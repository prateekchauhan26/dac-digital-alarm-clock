==> flow/design.v <==
`timescale 1ns / 1ps
module time_set_counter(
	input clk,reset,inc_min,inc_hr,show_alarm,show_time,
	input [15:0] time_data,alarm_data,
	output reg [15:0] set_data
    );
	 always @(posedge clk , negedge reset)
		 begin
			if(!reset)
				set_data <= 0;
			else if(show_alarm)
				set_data <= alarm_data;
			else if(show_time)
				set_data <= time_data;
			else if(inc_min)
				begin
					if(set_data[15:12] == 4'b0010 && set_data[11:8] == 4'b0011 && set_data[7:4] == 4'b0101 && set_data[3:0] == 4'b1001)  
						begin 
							set_data[15:0] <= 16'h0000;
						end
					else if(set_data[11:8] == 4'b0011 && set_data[7:4] == 4'b0101 && set_data[3:0] == 4'b1001)  
						begin 
							set_data[15:12] <= set_data[15:12] + 1'b1;
							set_data[11:0] <= 1'b0;
						end
					else if(set_data[7:4] == 4'b0101 && set_data[3:0] == 4'b1001)  
						begin
							set_data[11:8] <= set_data[11:8] + 1'b1;
							set_data[7:0] <= 1'b0;
						end
					else if(set_data[3:0] == 4'b1001)  
						begin
							set_data[3:0] <= 1'b0;
							set_data[7:4] <= set_data[7:4] + 1'b1;
						end
						else
							set_data[3:0] <= set_data + 1'b1;    
				end
			else if(inc_hr)
				begin
					if(set_data[15:12] == 4'b0010 && set_data[11:8] == 4'b0011)    
						set_data[15:8] <= 8'h00;
					else if(set_data[11:8] == 4'b1001)  
						begin
							set_data[11:8] <= 0;
							set_data[15:12] <= set_data[15:12] + 1'b1;	
						end
					else
						set_data[15:8] <= set_data[15:8] + 1'b1;
				end
			else
				set_data <= time_data;
		 end
endmodule
== Tool chain data of time_set_counter ==
Tool output for the design above, in the order of the flow.
Line numbers count from 1 in the design file above.
The mark - stands for no value.
Inputs
  top module: time_set_counter
  clock input: clk
  standard-cell library: sky130hd
  library corner: tt_025C_1v80

== Elaborated design ==
Counts by Yosys on the flattened word-level netlist (proc, flatten, opt, wreduce; memories kept). Register bits leave out memories and registers merged into their read ports (data or address). Print and check cells are left out. Cells with the same type and inputs are merged into one.
Storage and ports
  clocked read ports x word width: 0
  bits in writable memories: 0
  flip-flop bits (word level): 16
  input port bits: 38
  memory cells: 0
  memory bits (read-only): 0
  cells after elaboration: 58
  bits in latches: 0
Cells by class
  add/sub/neg operators: 5
  $mul: 0
  multiplexer cells: 33
  order comparisons: 0
  shifts and indexed selects: 0
  reduce/logical cells: 7
  eq/ne operators: 9
  bitwise gates (word level): 0
  div/mod/pow operators: 0
Operators by type and width (count)
  two-way mux 4 bit: 33
  adder 4 x 1 -> 4 bit (second input constant): 4
  == test 4 x 2 -> 1 bit (second input constant): 2
  == test 4 bit (second input constant): 2
  adder 8 x 1 -> 8 bit (second input constant): 1
  != test 7 x 1 -> 1 bit (second input constant): 1
  logical AND 1 bit: 6
  != test 6 x 1 -> 1 bit (second input constant): 1
  != test 5 x 1 -> 1 bit (second input constant): 1
  != test 4 x 2 -> 1 bit (second input constant): 1
  == test 4 x 3 -> 1 bit (second input constant): 1
  AND reduction 2 bit: 1

== Logic depth ==
Depth = most cells in a row (Yosys ltp): at word level without a register or memory, in the mapped netlist without a sequential cell, where the memories' decode and read muxes count.
Logic depth
  depth after elaboration: 8
  ABC_AREA: 0
  gate-level depth with buffers: 7
  mapped depth without buffers: 7

== Mapped cells and area ==
The flow's flattened synthesis, as Yosys stat reports it; memories are mapped. The netlist is that of the ABC_AREA named above (0 if unset); the other value can give another one.
Synthesis totals
  sequential area: 400.4 µm²
  chip area (Yosys): 1447.6 µm²
  standard cells after synthesis: 175
  buffer cells: 7
  flip-flop cells: 16
Cell types (count)
  sky130_fd_sc_hd__dfrtp_1: 16
  sky130_fd_sc_hd__ha_1: 8
  sky130_fd_sc_hd__o21ai_0: 16
  sky130_fd_sc_hd__a21oi_1: 13
  sky130_fd_sc_hd__a221oi_1: 7
  sky130_fd_sc_hd__nand2_1: 16
  sky130_fd_sc_hd__nor2_1: 13
  sky130_fd_sc_hd__xnor2_1: 5
  sky130_fd_sc_hd__inv_1: 9
  sky130_fd_sc_hd__nor2b_1: 5
  sky130_fd_sc_hd__a211oi_1: 4
  sky130_fd_sc_hd__nand3b_1: 4
  sky130_fd_sc_hd__o31ai_1: 4
  sky130_fd_sc_hd__a22o_1: 3
  sky130_fd_sc_hd__mux2_2: 2
  sky130_fd_sc_hd__o31ai_4: 1
  sky130_fd_sc_hd__a221o_1: 2
  sky130_fd_sc_hd__clkbuf_1: 5
Not listed: further types 30, cells in them 42.

== Worst setup path after synthesis ==
Source: OpenSTA report_checks on the synthesized netlist (no wires, ideal clock, input and output delay 20% of the period each), path of least setup slack; recovery checks are left aside. Register names are those of the netlist, which keeps one name where synthesis merged equal registers.
Path after synthesis
  kind: register to register
  from: register set_data[12]
  to: register set_data[15]
  path delay: 1.983 ns
  arrival time: 1.857 ns
  time at the first pin: 0.000 ns
  stages: 8
  path slack: -0.084 ns
  data required time: 1.774 ns
  clock period: 1.9 ns
  buffers on the path: 0
  library setup time: 0.126 ns
  synthesis period reached: 1.984 ns
"path delay" = arrival - input delay + setup time.
"stages": output pins that drive a net of the path, with the launching flip-flop's if there is one; two outputs of one cell count as two.
"synthesis period reached" = period - worst setup slack (recovery checks aside). The figure is calculated, with input and output delays left at 20% of the set period.
Between the ends stands the longest chain of elaborated cells between them, by number of cells; it is not shown to be the way that was timed. Of several equally long chains one is given.
A line is the first line of the expression or statement that the cell stems from. Yosys adds cells for indexed reads and writes and turns some case tables into memories.
A register here has more assigning lines than the two given.
On the way, after synthesis
  cells stage by stage: sky130_fd_sc_hd__dfrtp_1 > sky130_fd_sc_hd__inv_1 > sky130_fd_sc_hd__ha_1 > sky130_fd_sc_hd__or3b_2 > sky130_fd_sc_hd__nor2_1 > sky130_fd_sc_hd__nand2_1 > sky130_fd_sc_hd__a22o_1 > sky130_fd_sc_hd__a221o_1
  cells in the longest elaborated chain: 8
  elaborated cells on any way between the ends: 15
RTL lines, path after synthesis
  start, declared: RTL line 5  | output reg [15:0] set_data
  start, assigned: RTL line 12  | set_data <= alarm_data;
  start, assigned: RTL line 14  | set_data <= time_data;
  == test 4 x 2 -> 1 bit: RTL line 17  | if(set_data[15:12] == 4'b0010 && set_data[11:8] == 4'b0011 && set_data[7:4] == 4'b0101 && set_data[3:0] == 4'b ...
  logical AND 1 bit x3: RTL line 17
  two-way mux 4 bit: RTL line 17
  two-way mux 4 bit: RTL line 15  | else if(inc_min)
  two-way mux 4 bit: RTL line 13  | else if(show_time)
  two-way mux 4 bit: RTL line 11  | else if(show_alarm)
  end, assigned: RTL line 12
  end, assigned: RTL line 14
  end, declared: RTL line 5

== Timing after layout ==
Path of least setup slack in the final report of run B (OpenROAD, finished layout, wires in). Where an end is a register, its clock arrival counts in the times.
Path after layout
  kind: register to register
  from: register set_data[8]
  to: register set_data[15]
  path slack: -0.63 ns
  clock period: 1.38 ns
  library setup time: 0.11 ns
  arrival time: 2.15 ns
  data required time: 1.53 ns
  buffers on the path: 1
  stages: 8
  time at the first pin: 0.26 ns
Between the ends stands the longest chain of elaborated cells between them, by number of cells; it is not shown to be the way that was timed. Of several equally long chains one is given.
A register here has more assigning lines than the two given.
On the way, after layout
  cells stage by stage: sky130_fd_sc_hd__dfrtp_2 > sky130_fd_sc_hd__ha_4 > sky130_fd_sc_hd__or3b_4 > sky130_fd_sc_hd__buf_6 > sky130_fd_sc_hd__nor2_4 > sky130_fd_sc_hd__nand2_2 > sky130_fd_sc_hd__a22o_1 > sky130_fd_sc_hd__a221o_1
  cells in the longest elaborated chain: 8
  elaborated cells on any way between the ends: 17
RTL lines, path after layout
  start, declared: RTL line 5  | output reg [15:0] set_data
  start, assigned: RTL line 12  | set_data <= alarm_data;
  start, assigned: RTL line 14  | set_data <= time_data;
  == test 4 x 2 -> 1 bit: RTL line 21  | else if(set_data[11:8] == 4'b0011 && set_data[7:4] == 4'b0101 && set_data[3:0] == 4'b1001)
  logical AND 1 bit x2: RTL line 21
  two-way mux 4 bit: RTL line 21
  two-way mux 4 bit: RTL line 17  | if(set_data[15:12] == 4'b0010 && set_data[11:8] == 4'b0011 && set_data[7:4] == 4'b0101 && set_data[3:0] == 4'b ...
  two-way mux 4 bit: RTL line 15  | else if(inc_min)
  two-way mux 4 bit: RTL line 13  | else if(show_time)
  two-way mux 4 bit: RTL line 11  | else if(show_alarm)
  end, assigned: RTL line 12
  end, assigned: RTL line 14
  end, declared: RTL line 5

FLOW RESULTS
============

2 stored runs of time_set_counter in the flow (synthesis by Yosys, layout by OpenROAD, sky130hd cells), in arbitrary order. Constraints: input delay and output delay 20% of the set period each, output load 0.01 pF.
"time on the worst setup path": the worst setup path's part of the clock period (all of it between registers, 20% less for each end at a port) less its slack. A launch clock that arrives late makes it longer, a capture clock that arrives late makes it shorter.

==> run A: settings <==
{ "period_ns": 1.28, "CORE_UTILIZATION": 41, "CELL_PAD_IN_SITES_GLOBAL_PLACEMENT": 2, "CELL_PAD_IN_SITES_DETAIL_PLACEMENT": 2, "GPL_TIMING_DRIVEN": 1, "GPL_ROUTABILITY_DRIVEN": 0, "CTS_CLUSTER_DIAMETER": 247, "CAP_MARGIN": 20, "CORE_MARGIN": 2, "SLEW_MARGIN": 20 }
==> run A: results <==
no final report: placement broke off with GPL-0301

==> run B: settings <==
{ "period_ns": 1.38, "CORE_UTILIZATION": 27, "SETUP_SLACK_MARGIN": 0.17, "PLACE_DENSITY": 0.87, "CORE_ASPECT_RATIO": 0.63, "CORE_MARGIN": 5, "TNS_END_PERCENT": 15, "GPL_TIMING_DRIVEN": 1, "GPL_ROUTABILITY_DRIVEN": 0, "SLEW_MARGIN": 35, "CAP_MARGIN": 20 }
==> run B: results <==
netlist area reported by Yosys: 1447.6 µm²
standard-cell area after routing: 2776.4 µm²
time on the worst setup path: 2.01 ns
class of the worst setup path: register to register
post-route setup TNS: -6.668 ns
utilization after layout: 52.8 %
die area: 6965.3 µm²
lowest setup slack: -0.626 ns
